==> flow/design.v <==
module ALU #(parameter bus_size = 8, shamt_p = 3)
	(input logic[bus_size-1:0] 	a, b,
		input logic[2:0]				select,
		input logic[shamt_p-1:0]	shamt, 
		output logic[bus_size-1:0] s,
		output logic 					flag_overflow,	flag_zero, flag_negative, flag_carry_out);
		logic[bus_size-1:0] sumador, restador, shift_izquierdo, shift_derecho,my_or,my_and,my_xor,my_not,c2_out;
		logic cout;
		logic enable;
		logic carryout;
		logic suma_o_resta;
		assign flag_zero = &(~s);
		assign enable = ~select[2]&~select[1]&select[0];
		assign flag_negative = s[bus_size-1];
		assign suma_o_resta = ~select[2]&~select[1];
		assign flag_carry_out = suma_o_resta & carryout;
		assign flag_overflow = ~(a[bus_size-1]^b[bus_size-1]^suma_o_resta) & suma_o_resta & (sumador[bus_size-1] ^ a[bus_size-1]) ;
		parameterizable_or  #(bus_size) _or (a,b,my_or);
		parameterizable_and #(bus_size) _and(a,b,my_and);
		parameterizable_not #(bus_size) _not(a,my_not);
		parameterizable_xor #(bus_size) _xor(a,b,my_xor);
		parameterizable_2_complement #(bus_size) comp_2(b, enable, c2_out,cout);
		parameterizable_adder #(bus_size) sum(a, c2_out, cout, sumador, carryout);
		parameterizable_shift_left  #(bus_size,shamt_p) shift_l(a, shamt, shift_izquierdo);
		parameterizable_shift_right #(bus_size,shamt_p) shift_r(a, shamt, shift_derecho);
		mux_8 #(bus_size) my_selector(sumador, sumador, shift_izquierdo, shift_derecho,my_or,my_and,my_xor,my_not,select,s);
endmodule
module mux_4 #(bus_size = 4)
	(input logic[bus_size-1:0] 	a,b,c,d,
		input logic[1:0] 				select,
		output logic[bus_size-1:0] out);
	logic[bus_size-1:0] stage_1_1_out;
	logic[bus_size-1:0] stage_1_2_out;
	simple_mux #(bus_size) stage_1_1(a,b,select[0], stage_1_1_out);
	simple_mux #(bus_size) stage_1_2(c,d,select[0], stage_1_2_out);
	simple_mux #(bus_size) stage_2(stage_1_1_out,stage_1_2_out,select[1], out);
endmodule
module mux_8 #(bus_size = 4)
	(input logic[bus_size-1:0] 	a,b,c,d,e,f,g,h,
		input logic[2:0] 				select,
		output logic[bus_size-1:0] out);
	logic[bus_size-1:0] stage_1_1_out;
	logic[bus_size-1:0] stage_1_2_out;
	mux_4 #(bus_size) stage_1_1(a,b,c,d,select[1:0], stage_1_1_out);
	mux_4 #(bus_size) stage_1_2(e,f,g,h,select[1:0], stage_1_2_out);
	simple_mux #(bus_size) stage_2(stage_1_1_out,stage_1_2_out,select[2], out);
endmodule
module one_bit_full_adder
	(input logic a,b,cin,
		output logic s,cout);
	assign s = (a ^ b) ^ cin;
	assign cout = (a & b) | (cin & (a ^ b));
endmodule
module parameterizable_2_complement #(parameter bus_size = 4) 
	(input logic[bus_size-1:0] 	in,
		input logic 					enable,
		output logic[bus_size-1:0] out,
		output logic 					cout);
	logic[bus_size-1:0] enable_virtual;
	genvar i;
	generate
		for (i = 0; i < bus_size; i = i+1) begin:forloop
			assign enable_virtual[i] = enable;
		end
	endgenerate
	parameterizable_xor #(bus_size) myxor(enable_virtual,in,out);
	assign cout = enable;
endmodule
module parameterizable_adder #(bus_size = 4)
	(input logic[bus_size-1:0] 	a,b,
		input logic 					cin,
		output logic[bus_size-1:0] s,
		output logic 					overflow);
	logic[bus_size:0] cout;
	assign cout[0]  = cin;
	assign overflow = cout[bus_size];
	genvar i;
	generate 
		for (i = 0; i < bus_size; i = i+1) begin:forloop
			one_bit_full_adder addr(a[i],b[i],cout[i], s[i],cout[i+1]);
		end
	endgenerate
endmodule
module parameterizable_and #(parameter bus_size = 4) 
	(input logic [bus_size-1:0] 	a,b,
		output logic[bus_size-1:0] out);
		assign out = a&b;
endmodule
module parameterizable_not #(parameter bus_size = 4)
	(input logic [bus_size-1:0] 	in,
		output logic[bus_size-1:0] out);
	assign out = ~in;
endmodule
module parameterizable_or #(parameter bus_size = 4) 
	(input logic [bus_size-1:0] 	a,b,
		output logic[bus_size-1:0] out);
		assign out = a|b;
endmodule
module parameterizable_shift_left #(bus_size = 4,shamt = 2)
	(input logic[bus_size-1:0] 	in,
		input logic[shamt-1:0] 		shift,
		output logic[bus_size-1:0] out);
	assign out = in << shift;
endmodule
module parameterizable_shift_right #(bus_size = 4,shamt = 2)
	(input logic[bus_size-1:0] 	in,
		input logic[shamt-1:0] 		shift,
		output logic[bus_size-1:0] out);
	assign out = in >> shift;
endmodule
module parameterizable_xor #(parameter bus_size = 4) 
	(input logic [bus_size-1:0] 	a,b,
		output logic[bus_size-1:0] out);
		assign out = a^b;
endmodule
module register #(parameter bus_size = 8, shamt_bus_size=3)
	(input logic [bus_size-1:0]	data1,data2,
		input logic [2:0] 			selector,
		input logic [shamt_bus_size:0] shift,
		input logic  					reset,
		input logic   					clk,
		output logic[bus_size-1:0] out);
	logic[bus_size-1:0] a, b;
	logic[2:0]select;
	logic[shamt_bus_size:0]shamt;
	logic[bus_size-1:0] s;
	logic flag_overflow, flag_zero, flag_negative, flag_carry_out;
	ALU #(bus_size,shamt_bus_size) alu(a, b, select[2:0], shamt[shamt_bus_size:0], s,
													flag_overflow, flag_zero, flag_negative, flag_carry_out);
	always @(posedge clk or posedge reset)
	if (reset)
		out <= 0;
	else if (clk == 1) begin
		select <= selector;
		a <= data1;
		b <= data2;
		shamt <= shift;
		out <= s;
	end
endmodule 
module simple_mux #(bus_size = 4)
	(input logic[bus_size-1:0] 	a, b,
		input logic 					select,
		output logic[bus_size-1:0] out);
	assign out = select? b : a;
endmodule
# Tool chain data of register
# The steps from the RTL of register to its reports follow in flow order.
# Line numbers count from 1 in the design file above.
# Library cell names are shortened.
# The mark - stands for no value.
[inputs] design="register" clk_port="clk" library="sky130hd" pvt_corner="tt_025C_1v80"

# Word-level counts
# Yosys after proc, flatten, opt, wreduce and memory -nomap, before mapping. Enables and synchronous resets that opt folds into registers are not counted as muxes. Memory bits, and registers merged into a memory's read port (data or address), are not among the register bits. Print and check cells are not counted. Equal cells are merged and count once.
[classes] n_addsub=0 multipliers=0 n_div=0 cmp=0 eq_ne=0 shift=2 mux=6 n_logic=46 reduce_logical=0
[op_table] operator="8-bit two-way mux" n=6
[op_table] operator="1-bit bitwise AND" n=16
[op_table] operator="1-bit XOR" n=16
[op_table] operator="8-bit XOR" n=2
[op_table] operator="8-bit by 3-bit << shifter with 8-bit output" n=1
[op_table] operator="8-bit by 3-bit right shift with 8-bit output" n=1
[op_table] operator="8-bit bitwise AND" n=1
[op_table] operator="8-bit bitwise OR" n=1
[op_table] operator="8-bit inverter" n=1
[op_table] operator="1-bit bitwise OR" n=7
[op_table] operator="1-bit inverter" n=2
[bits] register_bits=30 latch_bits=0 mem_bits_rw=0 rom_bits=0 clocked_rd_ports_x_width=0 mem_count=0 input_bits=25 output_inout_bits=8 word_cells=59

# Longest topological paths
# Depth = most cells in a row (Yosys ltp): at word level without a register or memory, in the mapped netlist without a sequential cell, where the memories' decode and read muxes count.
[logic_depth] word_depth=22 ABC_AREA=0 depth_mapped=17 mapped_depth_nobuf=15

# Netlist
# Source: synth_stat.txt of the flow (Yosys; design flattened, memories mapped). It holds for the ABC_AREA given above (unset counts as 0); a run with the other value may have another netlist.
[types] cell="edfxtp_1" n=22 area_total_um2=660.634
[types] cell="dfrtp_1" n=8 area_total_um2=200.192
[types] cell="ha_1" n=16 area_total_um2=200.192
[types] cell="mux2i_1" n=16 area_total_um2=160.154
[types] cell="mux4_2" n=6 area_total_um2=135.13
[types] cell="fa_1" n=6 area_total_um2=120.115
[types] cell="inv_1" n=30 area_total_um2=112.608
[types] cell="xnor2_1" n=8 area_total_um2=70.067
[types] cell="buf_6" n=4 area_total_um2=45.043
[types] cell="nand2_1" n=11 area_total_um2=41.29
[types] cell="nor2_1" n=11 area_total_um2=41.29
[types] cell="o21ai_0" n=8 area_total_um2=40.038
[types] cell="a2111oi_0" n=4 area_total_um2=35.034
[types] cell="nand2b_1" n=5 area_total_um2=31.28
[types] cell="a21oi_1" n=6 area_total_um2=30.029
[types] cell="mux4_1" n=1 area_total_um2=26.275
[types] cell="o22ai_1" n=4 area_total_um2=25.024
[types] cell="a211oi_1" n=3 area_total_um2=22.522
# Other cell types: 32; their cells: 42.
[mapped] mapped_cells=211 area_um2=2313.5 sequential_area_um2=860.8 flip_flops=30 n_buf=13
# The figures by module come from a second, unflattened synthesis with its own total; it is not the netlist above.
[unflattened] cells_unflattened=212 area_unflattened_um2=2839.0
# Rows give one instance, submodules left out.
[modules] module="simple_mux (bus_size=8)" n_inst=7 n_cells=9 area_um2=131.4 mod_seq_area_um2=0.0
[modules] module="register" n_inst=1 n_cells=31 area_um2=864.6 mod_seq_area_um2=860.8
[modules] module="parameterizable_shift_right" n_inst=1 n_cells=28 area_um2=274.0 mod_seq_area_um2=0.0
[modules] module="parameterizable_shift_left" n_inst=1 n_cells=32 area_um2=272.8 mod_seq_area_um2=0.0
[modules] module="one_bit_full_adder" n_inst=8 n_cells=1 area_um2=20.0 mod_seq_area_um2=0.0
[modules] module="parameterizable_xor (bus_size=8)" n_inst=2 n_cells=8 area_um2=70.1 mod_seq_area_um2=0.0
[modules] module="ALU" n_inst=1 n_cells=9 area_um2=70.1 mod_seq_area_um2=0.0
[modules] module="parameterizable_and (bus_size=8)" n_inst=1 n_cells=8 area_um2=50.0 mod_seq_area_um2=0.0
[modules] module="parameterizable_or (bus_size=8)" n_inst=1 n_cells=8 area_um2=50.0 mod_seq_area_um2=0.0
[modules] module="parameterizable_not (bus_size=8)" n_inst=1 n_cells=8 area_um2=30.0 mod_seq_area_um2=0.0
[modules] module="parameterizable_2_complement (bus_size=8)" n_inst=1 n_cells=1 area_um2=7.5 mod_seq_area_um2=0.0
[modules] module="mux_4 (bus_size=8)" n_inst=2 n_cells=0 area_um2=0.0 mod_seq_area_um2=0.0
[modules] module="mux_8 (bus_size=8)" n_inst=1 n_cells=0 area_um2=0.0 mod_seq_area_um2=0.0
[modules] module="parameterizable_adder (bus_size=8)" n_inst=1 n_cells=0 area_um2=0.0 mod_seq_area_um2=0.0

# Timing after synthesis
# OpenSTA on the mapped netlist: ideal clock, no wires. The path of least setup slack (recovery checks aside). Input and output delay are each 20% of the period. Register names are those of the netlist, which keeps one name where synthesis merged equal registers.
[synth_path] path_kind="register to register" startpoint="register select[0]" endpoint="register out[7]" clock_period_ns=4.4 setup_time_ns=0.099 t_first_pin_ns=0.000 arrival_ns=4.144 t_required_ns=4.301 slack_ns=0.157 delay_ns=4.243 stages=18 n_path_buf=3 period_less_setup_slack_ns=4.243
# "delay_ns" = arrival - input delay + setup time.
# "stages" counts driving pins, that of a launching flip-flop among them; a cell with two outputs on the path counts twice.
# "period_less_setup_slack_ns" is the clock period less the worst setup slack; recovery checks do not enter. This is arithmetic on one report: input and output delays are still those of the set period (20% each).
# The rows between start and end are the longest chain of elaborated cells between them; the timing report does not say that the signal goes this way. Where chains are equally long, one stands for them.
# Each line given opens the expression or statement behind the cell; cells for indexed reads and writes are added by Yosys, which also makes memories of some case tables.
[synth_between] cell_sequence="edfxtp_1 buf_6 buf_12 and2_2 buf_2 xnor2_1 fa_1 fa_1 fa_1 inv_1 fa_1 inv_1 fa_1 fa_1 xnor2_1 xnor2_1 a22o_1 a311oi_1" elab_chain_cells=20 cells_between=38 cone_classes="6 x mux; 32 x logic"
[synth_lines] element="start, declared" line=124 text="logic[2:0]select;"
[synth_lines] element="start, assigned" line=134 text="select <= selector;"
[synth_lines] element="1-bit bitwise AND" line=13 text="assign enable = ~select[2]&~select[1]&select[0];"
[synth_lines] element="8-bit XOR" line=114 text="assign out = a^b;"
[synth_lines] element="1-bit XOR" line=52 text="assign cout = (a & b) | (cin & (a ^ b));"
[synth_lines] element="1-bit bitwise AND" line=52
[synth_lines] element="1-bit bitwise OR" line=52
[synth_lines] element="1-bit bitwise AND" line=52
[synth_lines] element="1-bit bitwise OR" line=52
[synth_lines] element="(+5 left out)"
[synth_lines] element="1-bit bitwise OR" line=52
[synth_lines] element="1-bit bitwise AND" line=52
[synth_lines] element="1-bit bitwise OR" line=52
[synth_lines] element="1-bit bitwise AND" line=52
[synth_lines] element="1-bit bitwise OR" line=52
[synth_lines] element="1-bit XOR" line=51 text="assign s = (a ^ b) ^ cin;"
[synth_lines] element="8-bit two-way mux x2" line=145 text="assign out = select? b : a;"
[synth_lines] element="end, assigned" line=132 text="out <= 0;"
[synth_lines] element="end, assigned" line=138 text="out <= s;"
[synth_lines] element="end, declared" line=122 text="output logic[bus_size-1:0] out);"

# Worst path after layout
# From the final timing report of flow run A: the path of least setup slack in the routed layout; clock arrival at registers is part of the times.
[layout_path] path_kind="register to register" startpoint="register select[2]" endpoint="register out[7]" clock_period_ns=4.94 setup_time_ns=0.09 t_first_pin_ns=0.28 arrival_ns=3.90 t_required_ns=5.13 slack_ns=1.23 stages=16 n_path_buf=0
# The rows between start and end are the longest chain of elaborated cells between them; the timing report does not say that the signal goes this way. Where chains are equally long, one stands for them.
[layout_between] cell_sequence="edfxtp_1 nor2_2 and2_4 mux2i_2 fa_2 fa_2 fa_2 inv_1 fa_1 inv_1 fa_2 fa_2 xnor2_2 xnor2_1 a22o_1 a311oi_2" elab_chain_cells=22 cells_between=36 cone_classes="2 x mux; 34 x logic"
[layout_lines] element="start, declared" line=124 text="logic[2:0]select;"
[layout_lines] element="start, assigned" line=134 text="select <= selector;"
[layout_lines] element="1-bit inverter" line=13 text="assign enable = ~select[2]&~select[1]&select[0];"
[layout_lines] element="1-bit bitwise AND x2" line=13
[layout_lines] element="8-bit XOR" line=114 text="assign out = a^b;"
[layout_lines] element="1-bit XOR" line=52 text="assign cout = (a & b) | (cin & (a ^ b));"
[layout_lines] element="1-bit bitwise AND" line=52
[layout_lines] element="1-bit bitwise OR" line=52
[layout_lines] element="1-bit bitwise AND" line=52
[layout_lines] element="(+6 left out)"
[layout_lines] element="1-bit bitwise OR" line=52
[layout_lines] element="1-bit bitwise AND" line=52
[layout_lines] element="1-bit bitwise OR" line=52
[layout_lines] element="1-bit bitwise AND" line=52
[layout_lines] element="1-bit bitwise OR" line=52
[layout_lines] element="1-bit XOR" line=51 text="assign s = (a ^ b) ^ cin;"
[layout_lines] element="8-bit two-way mux x2" line=145 text="assign out = select? b : a;"
[layout_lines] element="end, assigned" line=132 text="out <= 0;"
[layout_lines] element="end, assigned" line=138 text="out <= s;"
[layout_lines] element="end, declared" line=122 text="output logic[bus_size-1:0] out);"

==> runs of register <==
Below are 2 stored runs of the flow (Yosys, OpenROAD; platform sky130hd) on register, each with its settings and what was measured, unordered. Constraints: input delay and output delay 20% of the set period each, output load 0.01 pF.
"achieved_clock_period_ns": clock period set for the run, less the worst setup slack. It is reckoned from that one timing run; input and output delays stay at 20% of the period that was set.
"critical_path_time_ns": the worst setup path's part of the clock period (all of it between registers, 20% less for each end at a port) less its slack. A launch clock that arrives late makes it longer, a capture clock that arrives late makes it shorter.
By "total_power_uw" is meant OpenSTA's value without simulated activity: inputs other than the clock are taken to toggle once in ten clock periods, and the tool carries that through the logic.

[flow] flow run A: files
==> flow/run.sh <==
#!/bin/bash
# the make line also repeats the synthesis and layout settings of config.mk as NAME=value (left out here)
make -C /OpenROAD-flow-scripts/flow DESIGN_CONFIG=/design/flow/config.mk WORK_HOME=/design/flow/orfs CLKGATE_MAP_FILE= finish
==> flow/config.mk <==
export PLATFORM = sky130hd
export DESIGN_NAME = register
export DESIGN_NICKNAME = register
export VERILOG_FILES = /design/flow/design.v
export SDC_FILE = /design/flow/constraint.sdc
export NUM_CORES = 4
export LEC_CHECK = 0
export CAP_MARGIN = 20
export CORE_MARGIN = 2
export CORE_UTILIZATION = 40
export SETUP_SLACK_MARGIN = 1.1
export SLEW_MARGIN = 20
==> flow/constraint.sdc <==
create_clock -name core_clock -period 4.94 [get_ports {clk}]
set_input_delay 0.9880 -clock core_clock [delete_from_list [all_inputs] [get_ports {clk}]]
set_output_delay 0.9880 -clock core_clock [all_outputs]
set_load 0.01 [all_outputs]

[flow] flow run A: metrics
[metrics] layout_stdcell_area_um2 = 2795.2
[metrics] synthArea_um2 = 2313.5
[metrics] holdWs_ns = 0.837
[metrics] achieved_clock_period_ns = 3.705
[metrics] total_power_uw = 778.9
[metrics] critical_path_time_ns = 3.71
[metrics] worst_path_kind = register to register
[metrics] tns_ns = 0.000
[metrics] die_um2 = 6408.0
[metrics] fin_ws_ns = 1.235
[metrics] post_route_util_frac = 0.505

[flow] flow run B: files
==> flow/run.sh <==
#!/bin/bash
# the make line also repeats the synthesis and layout settings of config.mk as NAME=value (left out here)
make -C /OpenROAD-flow-scripts/flow DESIGN_CONFIG=/design/flow/config.mk WORK_HOME=/design/flow/orfs CLKGATE_MAP_FILE= finish
==> flow/config.mk <==
export PLATFORM = sky130hd
export DESIGN_NAME = register
export DESIGN_NICKNAME = register
export VERILOG_FILES = /design/flow/design.v
export SDC_FILE = /design/flow/constraint.sdc
export NUM_CORES = 4
export LEC_CHECK = 0
export CAP_MARGIN = 20
export CORE_MARGIN = 4
export CORE_UTILIZATION = 31
export HOLD_SLACK_MARGIN = 0.2
export MIN_ROUTING_LAYER = met2
export PLACE_DENSITY_LB_ADDON = 0.05
export SETUP_SLACK_MARGIN = 1.55
export SLEW_MARGIN = 20
==> flow/constraint.sdc <==
create_clock -name core_clock -period 8.31 [get_ports {clk}]
set_input_delay 1.6620 -clock core_clock [delete_from_list [all_inputs] [get_ports {clk}]]
set_output_delay 1.6620 -clock core_clock [all_outputs]
set_load 0.01 [all_outputs]

[flow] flow run B: metrics
[metrics] layout_stdcell_area_um2 = 2756.4
[metrics] synthArea_um2 = 2313.5
[metrics] holdWs_ns = 0.848
[metrics] achieved_clock_period_ns = 4.560
[metrics] total_power_uw = 449.7
[metrics] critical_path_time_ns = 4.56
[metrics] worst_path_kind = register to register
[metrics] tns_ns = 0.000
[metrics] die_um2 = 8908.5
[metrics] fin_ws_ns = 3.750
[metrics] post_route_util_frac = 0.38
